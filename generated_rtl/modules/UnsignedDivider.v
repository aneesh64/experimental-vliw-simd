==> flow/design.v <==
`timescale 1ns/1ps
module UnsignedDivider (
  input  wire          io_start,
  input  wire [31:0]   io_dividend,
  input  wire [31:0]   io_divisor,
  output wire          io_done,
  output wire          io_busy,
  output wire [31:0]   io_quotient,
  output wire [31:0]   io_remainder,
  input  wire          clk,
  input  wire          reset
);
  wire       [33:0]   _zz__zz_r_1;
  wire       [33:0]   _zz__zz_r_1_1;
  reg                 running;
  reg        [5:0]    counter;
  reg                 donePulse;
  reg        [32:0]   r;
  reg        [31:0]   q;
  reg        [32:0]   d;
  wire                when_UnsignedDivider_l58;
  wire       [32:0]   _zz_r;
  wire       [31:0]   _zz_q;
  wire       [33:0]   _zz_r_1;
  wire                when_UnsignedDivider_l77;
  wire                when_UnsignedDivider_l88;
  assign _zz__zz_r_1 = {1'd0, _zz_r};
  assign _zz__zz_r_1_1 = {1'd0, d};
  assign io_busy = running;
  assign io_done = donePulse;
  assign io_quotient = q;
  assign io_remainder = r[31:0];
  assign when_UnsignedDivider_l58 = (io_start && (! running));
  assign _zz_r = {r[31 : 0],q[31]};
  assign _zz_q = {q[30 : 0],1'b0};
  assign _zz_r_1 = (_zz__zz_r_1 - _zz__zz_r_1_1);
  assign when_UnsignedDivider_l77 = (! _zz_r_1[33]);
  assign when_UnsignedDivider_l88 = (counter == 6'h01);
  always @(posedge clk) begin
    if(reset) begin
      running <= 1'b0;
      counter <= 6'h0;
      donePulse <= 1'b0;
      r <= 33'h0;
      q <= 32'h0;
      d <= 33'h0;
    end else begin
      donePulse <= 1'b0;
      if(when_UnsignedDivider_l58) begin
        r <= 33'h0;
        q <= io_dividend;
        d <= {1'd0, io_divisor};
        counter <= 6'h20;
        running <= 1'b1;
      end
      if(running) begin
        if(when_UnsignedDivider_l77) begin
          r <= _zz_r_1[32:0];
          q <= (_zz_q | 32'h00000001);
        end else begin
          r <= _zz_r;
          q <= _zz_q;
        end
        counter <= (counter - 6'h01);
        if(when_UnsignedDivider_l88) begin
          running <= 1'b0;
          donePulse <= 1'b1;
        end
      end
    end
  end
endmodule
Step by step through the tools: UnsignedDivider
What the tools print for UnsignedDivider, step after step. Line numbers count from 1 in the design file above. Operators: Yosys type, input widths -> output width; for muxes data width and select width s. Library cell names are shortened. Not given: --

Top: UnsignedDivider. Clock port: clk. Cell library: sky130hd. Timing corner: tt_025C_1v80.

Word level
Source: Yosys, flattened and elaborated, memories not mapped. Widths are those after wreduce. Registers that Yosys merges into a memory's read port (data or address) are not register bits. Print and check cells do not count. Equal cells are merged and count once.

The entry for register bits reads 104. The figure for output and inout port bits is 66. The entry for input bits reads 67.

The entry for multiplexer cells reads 12. The figure for reductions and logical operators is 4. Under bitwise gates (word level) stands 1. For $add $sub $neg the number is 2. For equality and inequality tests the number is 1.

Operator list (number): $mux 32 (5); $sub 33x32->34 (1); $mux 6 (2); $sub 6x1->6 const B (1); $eq 6x1->1 const B (1); $mux 1 (5); $reduce_bool 2->1 (1); $reduce_or 2->1 (1); $logic_and 1x1->1 (1); $not 1->1 (1); $logic_not 1->1 (1).

Depth
Longest topological path by Yosys (ltp), each cell counted once; first at word level (registers and memories cut), then after technology mapping (sequential cells cut; the memories' decode and read muxes count).

The entry for depth in word-level cells reads 5. Under ABC_AREA stands 0. Under depth in mapped cells stands 13.

Netlist
The flow's flattened synthesis, as Yosys stat reports it; memories are mapped. The netlist is that of the ABC_AREA named above (0 if unset); the other value can give another one. Totals and module areas in this step are rounded.

Cell types: dfxtp_1 (number 104, area in all 2.08E+03 um^2); mux2i_1 (number 56, area in all 560.538 um^2); a21oi_1 (number 91, area in all 455.437 um^2); ha_1 (number 34, area in all 425.408 um^2); nand2_1 (number 103, area in all 386.621 um^2); nor2_1 (number 78, area in all 292.781 um^2); o21ai_0 (number 40, area in all 200.192 um^2); inv_1 (number 43, area in all 161.405 um^2); xnor2_1 (number 16, area in all 140.134 um^2); a21o_1 (number 17, area in all 127.622 um^2); clkbuf_1 (number 34, area in all 127.622 um^2); xor2_1 (number 10, area in all 87.584 um^2); nand3_1 (number 14, area in all 70.067 um^2); a32oi_1 (number 6, area in all 52.55 um^2); nand2b_1 (number 8, area in all 50.048 um^2); nor2b_1 (number 8, area in all 50.048 um^2); nor3_1 (number 7, area in all 35.034 um^2); o21ai_1 (number 7, area in all 35.034 um^2).

Not listed: further types 41, cells in them 75.

For mapped cells the number is 751. Synthesis area: 6000 um^2. The entry for sequential part of the area reads 2100 um^2. For buffer cells the number is 45. For flip-flop cells the number is 104.

Timing after synthesis
Path of least setup slack by OpenSTA after synthesis, without wires, with an ideal clock, recovery checks aside; 20% of the period is set as input and as output delay. Where synthesis merged equal registers, the netlist keeps one of their names.

Kind: flip-flop to flip-flop. From: register q[31]. To: register r[30]. Time at the first pin: 0.000 ns. The entry for driving pins on the path reads 13. The entry for period reads 3.31 ns. Under arrival time stands 2.690 ns. Under path delay stands 2.759 ns. The entry for setup time reads 0.069 ns. For path buffers the number is 0. For path slack the number is 0.551 ns. For synthesis period reached the number is 2.759 ns.

"path delay" = arrival - input delay + setup time. "driving pins on the path" counts driving pins, that of a launching flip-flop among them; a cell with two outputs on the path counts twice. "synthesis period reached" = period - worst setup slack (recovery checks aside). The figure is calculated, with input and output delays left at 20% of the set period. The rows between start and end are the longest chain of elaborated cells between them; the timing report does not say that the signal goes this way. Where chains are equally long, one stands for them. A line is the first line of the expression or statement that the cell stems from. Yosys adds cells for indexed reads and writes and turns some case tables into memories. A register here has more assigning lines than the two given.

Cell sequence: dfxtp_1 inv_1 ha_1 fa_1 or2b_1 a211oi_1 o41a_1 a211oi_2 o211ai_1 a31o_2 a21oi_1 xor2_1 o21ai_1. Under length of the longest elaborated chain stands 3. Under elaborated cells on any way between the ends stands 3. For source lines of those cells the number is 3. Those cells by class: 1 x add/sub; 2 x mux.

RTL lines, path after synthesis: start: declaration (line 19) `reg        [31:0]   q;`; start: assignment (line 51) `q <= io_dividend;`; start: assignment (line 59) `q <= (_zz_q | 32'h00000001);`; $sub 33x32->34 (line 36) `assign _zz_r_1 = (_zz__zz_r_1 - _zz__zz_r_1_1);`; $mux 32 (line 57) `if(when_UnsignedDivider_l77) begin`; $mux 32 (line 56) `if(running) begin`; end: assignment (line 58) `r <= _zz_r_1[32:0];`; end: assignment (line 61) `r <= _zz_r;`; end: declaration (line 18) `reg        [32:0]   r;`.

Path in the finished layout
From the final timing report of flow run 1: the path of least setup slack in the routed layout; clock arrival at registers is part of the times.

Kind: flip-flop to flip-flop. From: register q[31]. To: register r[26]. The entry for period reads 1.98 ns. The entry for setup time reads 0.06 ns. For path buffers the number is 0. For path slack the number is -0.63 ns. Time at the first pin: 0.35 ns. The entry for driving pins on the path reads 13. Under arrival time stands 2.91 ns.

The rows between start and end are the longest chain of elaborated cells between them; the timing report does not say that the signal goes this way. Where chains are equally long, one stands for them. A register here has more assigning lines than the two given.

Cell sequence: dfxtp_4 inv_2 ha_4 fa_2 or2b_1 a211oi_2 o41a_1 a211oi_4 o211ai_1 a41oi_1 xnor2_1 nand2_1 o21ai_1. Under length of the longest elaborated chain stands 3. Under elaborated cells on any way between the ends stands 3. For source lines of those cells the number is 3. Those cells by class: 1 x add/sub; 2 x mux.

RTL lines, path post-layout: start: declaration (line 19) `reg        [31:0]   q;`; start: assignment (line 51) `q <= io_dividend;`; start: assignment (line 59) `q <= (_zz_q | 32'h00000001);`; $sub 33x32->34 (line 36) `assign _zz_r_1 = (_zz__zz_r_1 - _zz__zz_r_1_1);`; $mux 32 (line 57) `if(when_UnsignedDivider_l77) begin`; $mux 32 (line 56) `if(running) begin`; end: assignment (line 58) `r <= _zz_r_1[32:0];`; end: assignment (line 61) `r <= _zz_r;`; end: declaration (line 18) `reg        [32:0]   r;`.

Data sheet: physical implementation of UnsignedDivider

Measured results for UnsignedDivider: 2 stored runs of the Yosys and OpenROAD flow on sky130hd. The settings differ; the order carries no meaning. The constraints put input and output delay at 20% of the set period each and load the outputs with 0.01 pF. "achieved clock period" = clock period - worst setup slack. The figure is calculated, with input and output delays left at 20% of the set period. "time used up by the worst setup path" is the time allowed to the run's worst setup path (the clock period less input and output delay, where it has them) less its slack. Clock arrival times count: a late capture clock shortens it, a late launch clock lengthens it. "power": no workload was simulated; the value follows from the tool's default switching activity. Values from the reports are rounded here.

Flow run 1 has these settings: period_ns 1.98; CAP_MARGIN 20; CORE_MARGIN 2; CORE_UTILIZATION 40; SLEW_MARGIN 20. The lowest setup slack is -0.63 ns. For the post-route worst hold slack the run shows 0.42 ns. The measured total die area is 16000 um^2. For the utilization after routing the run shows 64 %. For the netlist area reported by Yosys the run shows 6000 um^2. The power is 13000 uW. The achieved clock period comes to 2.614 ns. The time used up by the worst setup path stands at 2.61 ns. Critical path kind: flip-flop to flip-flop. The post-route setup TNS comes to -18 ns.

Flow run 2 has these settings: period_ns 2.72; CORE_UTILIZATION 67; PLACE_DENSITY_LB_ADDON 0.23; CELL_PAD_IN_SITES_GLOBAL_PLACEMENT 1; ABC_AREA 1; GPL_TIMING_DRIVEN 1; GPL_ROUTABILITY_DRIVEN 1; CTS_CLUSTER_DIAMETER 163; SLEW_MARGIN 15; MIN_ROUTING_LAYER met1; CAP_MARGIN 20; CORE_MARGIN 2. Outcome: no final report: placement broke off with FLW-0024.
